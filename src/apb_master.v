==> flow/design.v <==
`timescale 1ps/1ps
module apb_master (
    input  wire       clk,
    input  wire       rst_n,
    output reg        psel,
    output reg        penable,
    output reg        pwrite,
    output reg [11:0] paddr,
    output reg [31:0] pwdata,
    input  wire [31:0] prdata,
    input  wire       pready,
    input  wire       start,
    input  wire       rw,     
    input  wire [11:0] addr,
    input  wire [31:0] wdata,
    output reg  [31:0] rdata,
    output wire       idle,
    output wire       busy
);
  localparam [1:0]
    IDLE_S   = 2'b00,
    SETUP_S  = 2'b01,
    ACCESS_S = 2'b10;
  reg [1:0] state;
  reg       start_q;
  assign idle = (state == IDLE_S);
  assign busy = ~idle;
  reg        rw_l;
  reg [11:0] addr_l;
  reg [31:0] wdata_l;
  always @(posedge clk or negedge rst_n) begin
    if (!rst_n) begin
      state   <= IDLE_S;
      start_q <= 1'b0;
      psel    <= 1'b0;
      penable <= 1'b0;
      pwrite  <= 1'b0;
      paddr   <= 12'd0;
      pwdata  <= 32'd0;
      rdata   <= 32'd0;
      rw_l    <= 1'b0;
      addr_l  <= 12'd0;
      wdata_l <= 32'd0;
    end else begin
      start_q <= start;
      case (state)
        IDLE_S: begin
          psel    <= 1'b0;
          penable <= 1'b0;
          if (start & ~start_q) begin  
            rw_l    <= rw;
            addr_l  <= addr;
            wdata_l <= wdata;
            psel    <= 1'b1;
            penable <= 1'b0;
            pwrite  <= rw;
            paddr   <= addr;
            pwdata  <= wdata;
            state   <= SETUP_S;
          end
        end
        SETUP_S: begin
          penable <= 1'b1;
          state   <= ACCESS_S;
        end
        ACCESS_S: begin
          if (pready) begin
            if (!rw_l) rdata <= prdata;
            psel    <= 1'b0;
            penable <= 1'b0;
            state   <= IDLE_S;
          end
        end
      endcase
    end
  end
endmodule
* Reports on apb_master
The steps from the RTL of apb_master to its reports follow in flow order.
Line numbers count from 1 in the design file above.
Library cell names are shortened.
Not given: -
- Top :: apb_master
- Clock input :: clk
- Cell library :: sky130hd
- Corner :: tt_025C_1v80

* Word level
Counts by Yosys on the flattened word-level netlist (proc, flatten, opt, wreduce; memories kept). Register bits leave out memories and registers merged into their read ports (data or address). Print and check cells are left out. Cells with the same type and inputs are merged into one.
- Bits in registers :: 82
- Output and inout bits :: 81
- Input bits :: 81
- Elaborated cells :: 31
- Eq/ne operators :: 4
- Mux-type cells :: 7
- Reduce/logical cells :: 8
- Bitwise logic cells :: 4
** Operators by type and width (count)
- 2-bit AND reduction :: 3
- 3-bit AND reduction :: 2
- 2-bit parallel mux with 3-bit select :: 1
- 2-bit != test (second input constant) :: 2
- 2-bit two-way mux :: 2
- 1-bit NOT :: 3
- 3-bit nonzero test :: 1
- 1-bit parallel mux with 3-bit select :: 1
- 2-bit by 1-bit equality test with 1-bit output (second input constant) :: 1
- 2-bit equality test (second input constant) :: 1
- 2-bit zero test :: 1
- 2-bit nonzero test :: 1
- 1-bit parallel mux with 2-bit select :: 1
- 1-bit two-way mux :: 2
- 1-bit AND :: 1

* Depth
Yosys ltp: most cells in a row. Word level: on the elaborated netlist, between registers, memories and ports. Mapped: between sequential cells and ports; inverters and the memories' decode and read muxes count.
- Depth in word-level cells :: 4
- ABC_AREA :: 0
- Depth in mapped cells :: 5
- Mapped depth without buffers :: 3

* After synthesis
Source: synth_stat.txt of the flow (Yosys; design flattened, memories mapped). It holds for the ABC_AREA given above (unset counts as 0); a run with the other value may have another netlist.
** Cells by type
- dfrtp_1 :: count 82, total area 2.05E+03 sq um
- mux2_2 :: count 49, total area 551.779 sq um
- mux2_4 :: count 28, total area 420.403 sq um
- buf_6 :: count 4, total area 45.043 sq um
- dfstp_2 :: count 1, total area 26.275 sq um
- buf_2 :: count 4, total area 20.019 sq um
- o21ai_0 :: count 3, total area 15.014 sq um
- a22o_1 :: count 1, total area 8.758 sq um
- a22oi_1 :: count 1, total area 7.507 sq um
- nand3b_1 :: count 1, total area 7.507 sq um
- nand2b_1 :: count 1, total area 6.256 sq um
- nor2b_1 :: count 1, total area 6.256 sq um
- or2_1 :: count 1, total area 6.256 sq um
- or2_2 :: count 1, total area 6.256 sq um
- a21oi_1 :: count 1, total area 5.005 sq um
- inv_1 :: count 1, total area 3.754 sq um
- inv_2 :: count 1, total area 3.754 sq um
- nor2_1 :: count 1, total area 3.754 sq um
- Buffers :: 8
- Synthesis area :: 3195.6 sq um
- Flip-flop cells :: 83
- Mapped cells :: 182
- Sequential area :: 2078.2 sq um

* Timing after synthesis
OpenSTA on the mapped netlist: ideal clock, no wires. The path of least setup slack (recovery checks aside). Input and output delay are each 20% of the period. Register names are those of the netlist, which keeps one name where synthesis merged equal registers.
- Path kind :: register to register
- Start point :: register state
- End point :: register pwdata[10]
- Data required time :: 2.715 ns
- Path delay :: 1.569 ns
- Library setup time :: 0.125 ns
- Arrival :: 1.444 ns
- Time at the first pin :: 0.000 ns
- Stages on the path :: 6
- Period :: 2.84 ns
- Path buffers :: 2
- Setup slack :: 1.271 ns
- Synthesis period reached :: 1.569 ns
"path delay" is the arrival time less input delay plus setup time.
"stages on the path" counts driving pins, that of a launching flip-flop among them; a cell with two outputs on the path counts twice.
"synthesis period reached" is the clock period less the worst setup slack; recovery checks do not enter. This is arithmetic on one report: input and output delays are still those of the set period (20% each).
Where an end lacks its bit number, it is one bit of the signal, or one of the new flip-flops if synthesis recoded a state register.
A register here has more assigning lines than the two given.
- Path through :: dfstp_2 > inv_2 > or2_1 > buf_6 > buf_6 > mux2_4
** RTL lines, path after synthesis
- from (decl) :: line 24 : reg [1:0] state;
- from (assign) :: line 33 : state   <= IDLE_S;
- from (assign) :: line 59 : state   <= SETUP_S;
- to (assign) :: line 39 : pwdata  <= 32'd0;
- to (assign) :: line 58 : pwdata  <= wdata;
- to (decl) :: line 9 : output reg [31:0] pwdata,
Chain of elaborated cells between the ends: none given.
Some nets on the timed path still bear RTL names; the line given drives or declares the net.
** Named nets, after synthesis
- busy :: line 27 : assign busy = ~idle;

* Path in the finished layout
From the final timing report of entry B: the path of least setup slack in the routed layout; clock arrival at registers is part of the times.
- Path kind :: register to register
- Start point :: register state
- End point :: register pwdata[27]
- Arrival :: 1.72 ns
- Stages on the path :: 5
- Period :: 1.77 ns
- Path buffers :: 1
- Time at the first pin :: 0.33 ns
- Library setup time :: 0.11 ns
- Setup slack :: 0.27 ns
- Data required time :: 1.99 ns
Where an end lacks its bit number, it is one bit of the signal, or one of the new flip-flops if synthesis recoded a state register.
A register here has more assigning lines than the two given.
- Path through :: dfstp_2 > inv_2 > or2_4 > buf_12 > mux2_4
** RTL lines, path post-layout
- from (decl) :: line 24 : reg [1:0] state;
- from (assign) :: line 33 : state   <= IDLE_S;
- from (assign) :: line 59 : state   <= SETUP_S;
- to (assign) :: line 39 : pwdata  <= 32'd0;
- to (assign) :: line 58 : pwdata  <= wdata;
- to (decl) :: line 9 : output reg [31:0] pwdata,
Chain of elaborated cells between the ends: none given.

Add stored flow runs of apb_master

Settings and measured results of 2 stored flow runs for module apb_master (sky130hd), not sorted in any way. The constraints put input and output delay at 20% of the set period each and load the outputs with 0.01 pF.
"achieved period" means the clock period less the worst setup slack. The figure is calculated, with input and output delays left at 20% of the set period.
"time on the worst setup path" is the time allowed to the run's worst setup path (the clock period less input and output delay, where it has them) less its slack. Clock arrival times count: a late capture clock shortens it, a late launch clock lengthens it.
"total power after layout" rests on the timing tool's default activity at the inputs, not on a simulated workload.

* Entry A
** Files
==> flow/run.sh <==
#!/bin/bash
# the make line also repeats the synthesis and layout settings of config.mk as NAME=value (left out here)
make -C /OpenROAD-flow-scripts/flow DESIGN_CONFIG=/design/flow/config.mk WORK_HOME=/design/flow/orfs CLKGATE_MAP_FILE= finish
==> flow/config.mk <==
export PLATFORM = sky130hd
export DESIGN_NAME = apb_master
export DESIGN_NICKNAME = apb_master
export VERILOG_FILES = /design/flow/design.v
export SDC_FILE = /design/flow/constraint.sdc
export NUM_CORES = 4
export LEC_CHECK = 0
export ABC_AREA = 0
export CAP_MARGIN = 20
export CELL_PAD_IN_SITES_DETAIL_PLACEMENT = 2
export CORE_MARGIN = 2
export CORE_UTILIZATION = 44
export CTS_CLUSTER_DIAMETER = 164
export CTS_CLUSTER_SIZE = 55
export GPL_ROUTABILITY_DRIVEN = 1
export GPL_TIMING_DRIVEN = 1
export MAX_ROUTING_LAYER = met4
export MIN_ROUTING_LAYER = met1
export PLACE_DENSITY_LB_ADDON = 0.25
export SETUP_SLACK_MARGIN = -0.05
export SLEW_MARGIN = 20
export TNS_END_PERCENT = 65
==> flow/constraint.sdc <==
create_clock -name core_clock -period 1.68 [get_ports {clk}]
set_input_delay 0.3360 -clock core_clock [delete_from_list [all_inputs] [get_ports {clk}]]
set_output_delay 0.3360 -clock core_clock [all_outputs]
set_load 0.01 [all_outputs]
** Results
Unfinished; tool error in placement.

* Entry B
** Files
==> flow/run.sh <==
#!/bin/bash
# the make line also repeats the synthesis and layout settings of config.mk as NAME=value (left out here)
make -C /OpenROAD-flow-scripts/flow DESIGN_CONFIG=/design/flow/config.mk WORK_HOME=/design/flow/orfs CLKGATE_MAP_FILE= finish
==> flow/config.mk <==
export PLATFORM = sky130hd
export DESIGN_NAME = apb_master
export DESIGN_NICKNAME = apb_master
export VERILOG_FILES = /design/flow/design.v
export SDC_FILE = /design/flow/constraint.sdc
export NUM_CORES = 4
export LEC_CHECK = 0
export CAP_MARGIN = 20
export CORE_MARGIN = 2
export CORE_UTILIZATION = 40
export SETUP_SLACK_MARGIN = 0.31
export SLEW_MARGIN = 20
==> flow/constraint.sdc <==
create_clock -name core_clock -period 1.77 [get_ports {clk}]
set_input_delay 0.3540 -clock core_clock [delete_from_list [all_inputs] [get_ports {clk}]]
set_output_delay 0.3540 -clock core_clock [all_outputs]
set_load 0.01 [all_outputs]
** Results
- Std-cell area (final layout) :: 5176.2 sq um
- Time on the worst setup path :: 1.50 ns
- Critical path type :: register to register
- Total die area :: 8719.8 sq um
- Final design utilization :: 67.0%
- Achieved period :: 1.504 ns
- Cell area after synthesis :: 3195.6 sq um
- Setup slack of the worst path :: 0.266 ns
- Setup TNS :: 0.000 ns
- Total power after layout :: 7934 uW
